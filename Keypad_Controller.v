==> flow/design.v <==
module Keypad_Controller (
    input clk,
    input rst,
    input col_1, input col_2, input col_3,
    output reg row_1, output reg row_2, output reg row_3, output reg row_4,
    output wire key_1, output wire key_2, output wire key_3,
    output wire key_4, output wire key_5, output wire key_6,
    output wire key_7, output wire key_8, output wire key_9,
    output wire key_star, output wire key_0, output wire key_sharp
);
    reg [19:0] scan_cnt;
    reg [1:0] step;
    reg raw_key_1, raw_key_2, raw_key_3;
    reg raw_key_4, raw_key_5, raw_key_6;
    reg raw_key_7, raw_key_8, raw_key_9;
    reg raw_key_star, raw_key_0, raw_key_sharp;
    always @(posedge clk or posedge rst) begin
        if (rst) begin
            row_1 <= 1; row_2 <= 1; row_3 <= 1; row_4 <= 1;
            scan_cnt <= 0; step <= 0;
            raw_key_1<=0; raw_key_2<=0; raw_key_3<=0;
            raw_key_4<=0; raw_key_5<=0; raw_key_6<=0;
            raw_key_7<=0; raw_key_8<=0; raw_key_9<=0;
            raw_key_star<=0; raw_key_0<=0; raw_key_sharp<=0;
        end else begin
            if (scan_cnt < 50_000) scan_cnt <= scan_cnt + 1;  
            else begin
                scan_cnt <= 0;
                step <= step + 1;
            end
            case (step)
                0: begin row_1<=0; row_2<=1; row_3<=1; row_4<=1; end
                1: begin row_1<=1; row_2<=0; row_3<=1; row_4<=1; end
                2: begin row_1<=1; row_2<=1; row_3<=0; row_4<=1; end
                3: begin row_1<=1; row_2<=1; row_3<=1; row_4<=0; end
            endcase
            if (scan_cnt == 25_000) begin
                case (step)
                    0: begin raw_key_1<=~col_1; raw_key_2<=~col_2; raw_key_3<=~col_3; end
                    1: begin raw_key_4<=~col_1; raw_key_5<=~col_2; raw_key_6<=~col_3; end
                    2: begin raw_key_7<=~col_1; raw_key_8<=~col_2; raw_key_9<=~col_3; end
                    3: begin raw_key_star<=~col_1; raw_key_0<=~col_2; raw_key_sharp<=~col_3; end
                endcase
            end
        end
    end
    Debounce_Unit d1 (.clk(clk), .rst(rst), .in(raw_key_1), .out(key_1));
    Debounce_Unit d2 (.clk(clk), .rst(rst), .in(raw_key_2), .out(key_2));
    Debounce_Unit d3 (.clk(clk), .rst(rst), .in(raw_key_3), .out(key_3));
    Debounce_Unit d4 (.clk(clk), .rst(rst), .in(raw_key_4), .out(key_4));
    Debounce_Unit d5 (.clk(clk), .rst(rst), .in(raw_key_5), .out(key_5));
    Debounce_Unit d6 (.clk(clk), .rst(rst), .in(raw_key_6), .out(key_6));
    Debounce_Unit d7 (.clk(clk), .rst(rst), .in(raw_key_7), .out(key_7));
    Debounce_Unit d8 (.clk(clk), .rst(rst), .in(raw_key_8), .out(key_8));
    Debounce_Unit d9 (.clk(clk), .rst(rst), .in(raw_key_9), .out(key_9));
    Debounce_Unit d0 (.clk(clk), .rst(rst), .in(raw_key_0), .out(key_0));
    Debounce_Unit ds (.clk(clk), .rst(rst), .in(raw_key_star), .out(key_star));
    Debounce_Unit dh (.clk(clk), .rst(rst), .in(raw_key_sharp), .out(key_sharp));
endmodule
module Debounce_Unit (
    input clk, input rst, input in, output reg out
);
    reg [19:0] cnt;
    reg sync_in;
    always @(posedge clk or posedge rst) begin
        if (rst) begin
            cnt <= 0; out <= 0; sync_in <= 0;
        end else begin
            sync_in <= in;  
            if (sync_in == out) begin
                cnt <= 0;
            end else begin
                cnt <= cnt + 1;
                if (cnt >= 500_000) begin  
                    out <= sync_in;
                    cnt <= 0;
                end
            end
        end
    end
endmodule
======== Reports on Keypad_Controller ========
Tool output for the design above, in the order of the flow.
Lines are those of the file above, counted from 1.
Operators carry their Yosys type and port widths (W data, S select, Z words).
Library cell names are shortened.
The mark - stands for no value.
design
  design top .............................. Keypad_Controller
  clock input ............................. clk
  cell library ............................ sky130hd
  library corner .......................... tt_025C_1v80

======== Word level ========
Source: Yosys, flattened and elaborated, memories not mapped. Widths are those after wreduce. Registers that Yosys merges into a memory's read port (data or address) are not register bits. Print and check cells do not count. Equal cells are merged and count once.
bit counts
  bits of input ports ..................... 5
  register bits after elaboration ......... 302
cells by class
  bitwise operators ....................... 15
  reduce/logical cells .................... 21
  equality and inequality tests ........... 16
  add/subtract/negate cells ............... 14
  mux-type cells .......................... 29
  $lt $le $gt $ge ......................... 13
operator list
  kind                     number
  $mux W20                 25
  $add A20 B1 Y20 const B  13
  $ge A20 B19 Y1 const B   12
  $reduce_and A2 Y1        16
  $eq A20 B15 Y1 const B   1
  $lt A20 B16 Y1 const B   1
  $not A1 Y1               15
  $eq A1 B1 Y1             12
  $reduce_or A3 Y1         4
  $pmux W1 S2              4
  $eq A2 B2 Y1 const B     2
  $add A2 B1 Y2 const B    1
  $eq A2 B1 Y1 const B     1
  $logic_not A2 Y1         1

======== Depth ========
Longest topological path by Yosys (ltp), each cell counted once; first at word level (registers and memories cut), then after technology mapping (sequential cells cut; the memories' decode and read muxes count).
depth
  depth after elaboration ................. 3
  ABC_AREA ................................ 0
  mapped depth ............................ 7
  depth with buffers taken out ............ 6

======== Netlist ========
The flow's flattened synthesis, as Yosys stat reports it; memories are mapped. The netlist is that of the ABC_AREA named above (0 if unset); the other value can give another one.
cells by type
  cell     number  area in all (µm²)
  dfrtp_1  298     7.46E+03
  xnor2_1  142     1.24E+03
  nor2_1   253     949.661
  xor2_1   51      446.678
  nand3_1  86      430.413
  ha_1     32      400.384
  nand4_1  61      381.616
  inv_1    97      364.099
  nor4_1   53      331.568
  nor3_1   51      255.245
  nand2_1  59      221.462
  mux2i_1  18      180.173
  a21oi_1  33      165.158
  o31ai_1  21      157.651
  mux2_2   13      146.39
  and3_1   22      137.632
  or4_1    16      120.115
  or3_1    17      106.352
Other cell types: 37; their cells: 132.
mapped netlist
  flip-flops .............................. 302
  synthesis area .......................... 14537.7 µm²
  standard cells after synthesis .......... 1455
The figures by module come from a second, unflattened synthesis with its own total; it is not the netlist above.
second synthesis, totals
  cells (unflattened synthesis) ........... 1524
  area total of the unflattened synthesis .. 15955.3 µm²
Each row is one instance without its submodules.
modules
  module             seq. area (µm²)  instances  cells  area (µm²)
  Debounce_Unit      550.5            12         113    1177.4
  Keypad_Controller  955.9            1          168    1826.8

======== Path before layout ========
Path of least setup slack by OpenSTA after synthesis, without wires, with an ideal clock, recovery checks aside; 20% of the period is set as input and as output delay. Where synthesis merged equal registers, the netlist keeps one of their names.
path after synthesis
  kind .................................... flip-flop to flip-flop
  from .................................... register scan_cnt[0]
  to ...................................... register raw_key_0
  time at the first pin ................... 0.000 ns
  delay of the path ....................... 1.922 ns
  library setup time ...................... 0.079 ns
  period .................................. 3.16 ns
  stages .................................. 8
  buffers on the path ..................... 1
  path slack .............................. 1.237 ns
  arrival time ............................ 1.843 ns
  synthesis period reached ................ 1.923 ns
"delay of the path" is the arrival time less input delay plus setup time.
"stages" counts driving pins, that of a launching flip-flop among them; a cell with two outputs on the path counts twice.
"synthesis period reached" = period - worst setup slack (recovery checks aside). The figure is calculated, with input and output delays left at 20% of the set period.
The rows between start and end are the longest chain of elaborated cells between them; the timing report does not say that the signal goes this way. Where chains are equally long, one stands for them.
A line is the first line of the expression or statement that the cell stems from. Yosys adds cells for indexed reads and writes and turns some case tables into memories.
At most two assigning lines are given for a register; there are more.
between the ends, after synthesis
  cell sequence ........................... dfrtp_1 -> inv_1 -> ha_1 -> or4b_2 -> nor3_1 -> and3_1 -> buf_2 -> mux2i_1
  length of the longest elaborated chain .. 2
  elaborated cells on any way between the ends .. 2
  source lines of those cells ............. 1
  classes of those cells .................. 1 x eq/ne; 1 x reduce/logical
ends and longest elaborated chain, after synthesis
  element             line  text
  start: declaration  11    reg [19:0] scan_cnt;
  start: assignment   20    scan_cnt <= 0; step <= 0;
  start: assignment   26    if (scan_cnt < 50_000) scan_cnt <= scan_cnt + 1;
  $eq A20 B15 Y1      37    if (scan_cnt == 25_000) begin
  $reduce_and A2 Y1   -
  end: assignment     24    raw_key_star<=0; raw_key_0<=0; raw_key_sharp<=0;
  end: assignment     42    3: begin raw_key_star<=~col_1; raw_key_0<=~col_2; raw_key_sharp<=~col_3; end
  end: declaration    16    reg raw_key_star, raw_key_0, raw_key_sharp;

======== Path in the finished layout ========
From the final timing report of record 2: the path of least setup slack in the routed layout; clock arrival at registers is part of the times.
path post-layout
  kind .................................... flip-flop to flip-flop
  from .................................... register scan_cnt[1]
  to ...................................... register raw_key_1
  path slack .............................. 0.48 ns
  stages .................................. 7
  arrival time ............................ 2.20 ns
  buffers on the path ..................... 0
  time at the first pin ................... 0.52 ns
  library setup time ...................... 0.08 ns
  period .................................. 2.25 ns
The rows between start and end are the longest chain of elaborated cells between them; the timing report does not say that the signal goes this way. Where chains are equally long, one stands for them.
At most two assigning lines are given for a register; there are more.
between the ends, post-layout
  cell sequence ........................... dfrtp_1 -> inv_1 -> ha_2 -> or4b_4 -> nor3_4 -> and3_4 -> mux2i_1
  length of the longest elaborated chain .. 2
  elaborated cells on any way between the ends .. 2
  source lines of those cells ............. 1
  classes of those cells .................. 1 x eq/ne; 1 x reduce/logical
ends and longest elaborated chain, post-layout
  element             line  text
  start: declaration  11    reg [19:0] scan_cnt;
  start: assignment   20    scan_cnt <= 0; step <= 0;
  start: assignment   26    if (scan_cnt < 50_000) scan_cnt <= scan_cnt + 1;
  $eq A20 B15 Y1      37    if (scan_cnt == 25_000) begin
  $reduce_and A2 Y1   -
  end: assignment     21    raw_key_1<=0; raw_key_2<=0; raw_key_3<=0;
  end: assignment     39    0: begin raw_key_1<=~col_1; raw_key_2<=~col_2; raw_key_3<=~col_3; end
  end: declaration    13    reg raw_key_1, raw_key_2, raw_key_3;

2 stored runs of Keypad_Controller in the flow (synthesis by Yosys, layout by OpenROAD, sky130hd cells), in arbitrary order. Constraints: input delay and output delay 20% of the set period each, output load 0.01 pF.
"finish__power__total": no workload was simulated; the value follows from the tool's default switching activity.

Flow files of record 1
==> flow/run.sh <==
#!/bin/bash
# the make line also repeats the synthesis and layout settings of config.mk as NAME=value (left out here)
make -C /OpenROAD-flow-scripts/flow DESIGN_CONFIG=/design/flow/config.mk WORK_HOME=/design/flow/orfs CLKGATE_MAP_FILE= finish
==> flow/config.mk <==
export PLATFORM = sky130hd
export DESIGN_NAME = Keypad_Controller
export DESIGN_NICKNAME = Keypad_Controller
export VERILOG_FILES = /design/flow/design.v
export SDC_FILE = /design/flow/constraint.sdc
export NUM_CORES = 4
export LEC_CHECK = 0
export CAP_MARGIN = 30
export CELL_PAD_IN_SITES_DETAIL_PLACEMENT = 1
export CORE_ASPECT_RATIO = 0.61
export CORE_MARGIN = 9
export CORE_UTILIZATION = 65
export CTS_CLUSTER_DIAMETER = 78
export CTS_CLUSTER_SIZE = 40
export GPL_TIMING_DRIVEN = 0
export HOLD_SLACK_MARGIN = 0.0
export SLEW_MARGIN = 20
==> flow/constraint.sdc <==
create_clock -name core_clock -period 2.09 [get_ports {clk}]
set_input_delay 0.4180 -clock core_clock [delete_from_list [all_inputs] [get_ports {clk}]]
set_output_delay 0.4180 -clock core_clock [all_outputs]
set_load 0.01 [all_outputs]

report of record 1: did not finish, cts, DPL-0033

Flow files of record 2
==> flow/run.sh <==
#!/bin/bash
# the make line also repeats the synthesis and layout settings of config.mk as NAME=value (left out here)
make -C /OpenROAD-flow-scripts/flow DESIGN_CONFIG=/design/flow/config.mk WORK_HOME=/design/flow/orfs CLKGATE_MAP_FILE= finish
==> flow/config.mk <==
export PLATFORM = sky130hd
export DESIGN_NAME = Keypad_Controller
export DESIGN_NICKNAME = Keypad_Controller
export VERILOG_FILES = /design/flow/design.v
export SDC_FILE = /design/flow/constraint.sdc
export NUM_CORES = 4
export LEC_CHECK = 0
export CAP_MARGIN = 20
export CORE_MARGIN = 2
export CORE_UTILIZATION = 40
export SETUP_SLACK_MARGIN = 0.58
export SLEW_MARGIN = 20
==> flow/constraint.sdc <==
create_clock -name core_clock -period 2.25 [get_ports {clk}]
set_input_delay 0.4500 -clock core_clock [delete_from_list [all_inputs] [get_ports {clk}]]
set_output_delay 0.4500 -clock core_clock [all_outputs]
set_load 0.01 [all_outputs]

report of record 2
yosys chip area after synthesis (um^2): 14537.7
finish__design__die__area: 37884.7
finish__design__instance__utilization: 0.5247
finish__timing__setup__ws: 0.485
finish__timing__setup__tns: 0.000
finish__power__total: 1.242e-02
